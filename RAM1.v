==> flow/design.v <==
`timescale 1ns / 1ps
module RAM1 (
  input  clk,           
  input  rst,           
  input  [2:0] addr,    
  input wire [7:0] data_in,  
  input  read_en,       
  input  write_en,      
  output reg [7:0] data_out  
);
  reg [7:0] memory [7:0];
  integer i;
  always @(posedge clk) begin
    if (rst) begin
      for ( i = 0; i < 8; i = i + 1) begin
        memory[i] <= 8'b0;
      end
    end 
    else begin
      if (read_en) begin
        data_out <= memory[addr];
      end
      if (write_en) begin
        memory[addr] <= data_in;
      end
    end
  end
endmodule
# Reports on RAM1
# What the tools print for RAM1, step after step.
# Lines are those of the file above, counted from 1.
# Operators carry their Yosys type and port widths (W data, S select, Z words).
# Cell names lack the library's common part.
# A cell with - has no value.
[inputs]
top_module = "RAM1"
clock_port = "clk"
cell_library = "sky130hd"
lib_corner = "tt_025C_1v80"

# Word-level counts
# Yosys after proc, flatten, opt, wreduce and memory -nomap, before mapping. Enables and synchronous resets that opt folds into registers are not counted as muxes. Memory bits, and registers merged into a memory's read port (data or address), are not among the register bits. Print and check cells are not counted. Equal cells are merged and count once.
# Memory sizes are those after Yosys's memory passes, which may raise the word count (mostly to a power of two), join words into wider ones and drop unused or constant bits.
[op_classes]
mux = 7
n_logic = 1
reduce_logical = 1
[ops]
columns = ["cell", "count"]
rows = [
  ["$mux W8", 2],
  ["$mux W3", 2],
  ["$mux W1", 3],
  ["$reduce_and A2 Y1", 1],
  ["$not A1 Y1", 1],
]
[bits]
reg_bits = 0
mem_bits_rw = 64
n_memories = 1
output_inout_bits = 8
elab_cells = 10
[mem_list]
columns = ["name", "size", "word_bits", "line_no", "source"]
rows = [
  ["memory", 8, 8, 11, "reg [7:0] memory [7:0];"],
]

# Longest topological paths
# Longest topological path by Yosys (ltp), each cell counted once; first at word level (registers and memories cut), then after technology mapping (sequential cells cut; the memories' decode and read muxes count).
[logic_depth]
depth_word = 2
ABC_AREA = 0
ltp_mapped = 6
depth_no_buf = 4

# Mapped cells and area
# Yosys stat after the flow's synthesis: flattened, memories mapped to cells. It holds for the ABC_AREA given above (unset counts as 0); a run with the other value may have another netlist.
# Totals and module areas in this step are rounded.
[types]
columns = ["cell", "count", "area_total_um2"]
rows = [
  ["edfxtp_1", 72, 2.16E+03],
  ["and2_1", 64, 400.384],
  ["mux4_2", 13, 292.781],
  ["nand2_1", 18, 67.565],
  ["mux2i_1", 4, 40.038],
  ["o21ai_0", 8, 40.038],
  ["nor2_2", 4, 25.024],
  ["nand3_4", 1, 17.517],
  ["nor3_4", 1, 16.266],
  ["buf_2", 3, 15.014],
  ["buf_4", 2, 15.014],
  ["inv_1", 4, 15.014],
  ["nor2_1", 4, 15.014],
  ["nand2b_1", 2, 12.512],
  ["nor2b_1", 2, 12.512],
  ["or2_2", 2, 12.512],
  ["buf_6", 1, 11.261],
  ["mux2_2", 1, 11.261],
]
# Not listed: further types 7, cells in them 7.
[synth_totals]
cell_count = 213
mapped_area_um2 = 3200
seq_area_um2 = 2200
ffs = 72
n_buf = 6

# Worst setup path after synthesis
# Path of least setup slack by OpenSTA after synthesis, without wires, with an ideal clock, recovery checks aside; 20% of the period is set as input and as output delay. Where synthesis merged equal registers, the netlist keeps one of their names.
[synth_path]
path_kind = "input to register"
start = "in addr[2]"
end = "mem memory[2][0]"
clock_period_ns = 2.1
setup_time_ns = 0.384
arrival_ns = 1.547
required_time_ns = 1.716
path_slack_ns = 0.169
delay_ns = 1.511
driving_pins = 4
period_less_setup_slack_ns = 1.931
# "delay_ns" is the arrival time less input delay plus setup time.
# "driving_pins" counts driving pins, that of a launching flip-flop among them; a cell with two outputs on the path counts twice.
# "period_less_setup_slack_ns" is the clock period less the worst setup slack; recovery checks do not enter. This is arithmetic on one report: input and output delays are still those of the set period (20% each).
# The rows between start and end are the longest chain of elaborated cells between them; the timing report does not say that the signal goes this way. Where chains are equally long, one stands for them.
# Each line given opens the expression or statement behind the cell; cells for indexed reads and writes are added by Yosys, which also makes memories of some case tables.
[synth_between]
cell_sequence = "buf_2 > inv_1 > nand3_4 > o21ai_0"
elab_chain_len = 2
cone_cells = 2
[synth_rtl]
columns = ["item", "line_no", "source"]
rows = [
  ["start: declaration", 5, "input  [2:0] addr,"],
  ["$mux W3", 23, "if (write_en) begin"],
  ["$mux W3", 14, "if (rst) begin"],
  ["end: declaration", 11, "reg [7:0] memory [7:0];"],
]

# Worst path after layout
# From the final timing report of job 1: the path of least setup slack in the routed layout; clock arrival at registers is part of the times.
[layout_path]
path_kind = "input to register"
start = "in addr[0]"
end = "reg data_out[0]"
clock_period_ns = 1.59
setup_time_ns = 0.16
arrival_ns = 1.71
required_time_ns = 1.76
path_slack_ns = 0.05
driving_pins = 6
[layout_between]
cell_sequence = "dlygate4sd2_1 > bufbuf_16 > buf_4 > o32ai_1 > a41oi_1 > o21ai_1"
[layout_rtl]
columns = ["item", "line_no", "source"]
rows = [
  ["start: declaration", 5, "input  [2:0] addr,"],
  ["end: declaration", 9, "output reg [7:0] data_out"],
]
# No chain of elaborated cells between the ends is given.

# Measured data: module RAM1, platform sky130hd, 2 stored runs of the flow under differing settings, order arbitrary. Input and output delays are each 20% of the period that was set; the output load is 0.01 pF.
# "timing.achieved_period_ns" is the run's clock period less its worst setup slack. It is reckoned from that one timing run; input and output delays stay at 20% of the period that was set.
# "worst_setup_path_time_ns" is the time allowed to the run's worst setup path (the clock period less input and output delay, where it has them) less its slack. Clock arrival times count: a late capture clock shortens it, a late launch clock lengthens it.
# By "totalPower_w" is meant OpenSTA's value without simulated activity: inputs other than the clock are taken to toggle once in ten clock periods, and the tool carries that through the logic.
# Results are given in rounded form.

[[run]]
name = "job 1"
[run.settings]
period_ns = 1.59
CORE_UTILIZATION = 18
CORE_ASPECT_RATIO = 0.61
CORE_MARGIN = 7
CELL_PAD_IN_SITES_GLOBAL_PLACEMENT = 2
CELL_PAD_IN_SITES_DETAIL_PLACEMENT = 1
GPL_ROUTABILITY_DRIVEN = 1
SLEW_MARGIN = 35
MIN_ROUTING_LAYER = "met2"
CAP_MARGIN = 20
[run.results]
timing.achieved_period_ns = 1.538
yosys.chip_area_um2 = 3200
fin_tns_ns = 0.000
worst_setup_path_time_ns = 1.22
worst_setup_path_type = "input to register"
setup_ws_ns = 0.052
hold_worst_slack_ns = 0.71
totalPower_w = 0.0045
finish.utilization_pct = 25
die_um2 = 22000

[[run]]
name = "job 2"
[run.settings]
period_ns = 2.12
CORE_UTILIZATION = 48
SETUP_SLACK_MARGIN = -0.11
CORE_ASPECT_RATIO = 1.76
CELL_PAD_IN_SITES_DETAIL_PLACEMENT = 2
TNS_END_PERCENT = 20
GPL_TIMING_DRIVEN = 0
CTS_CLUSTER_DIAMETER = 132
CAP_MARGIN = 20
CORE_MARGIN = 2
SLEW_MARGIN = 20
[run.results]
timing.achieved_period_ns = 2.335
yosys.chip_area_um2 = 3200
fin_tns_ns = -6.3
worst_setup_path_time_ns = 1.91
worst_setup_path_type = "input to register"
setup_ws_ns = -0.21
hold_worst_slack_ns = 0.66
totalPower_w = 0.0033
finish.utilization_pct = 59
die_um2 = 7400
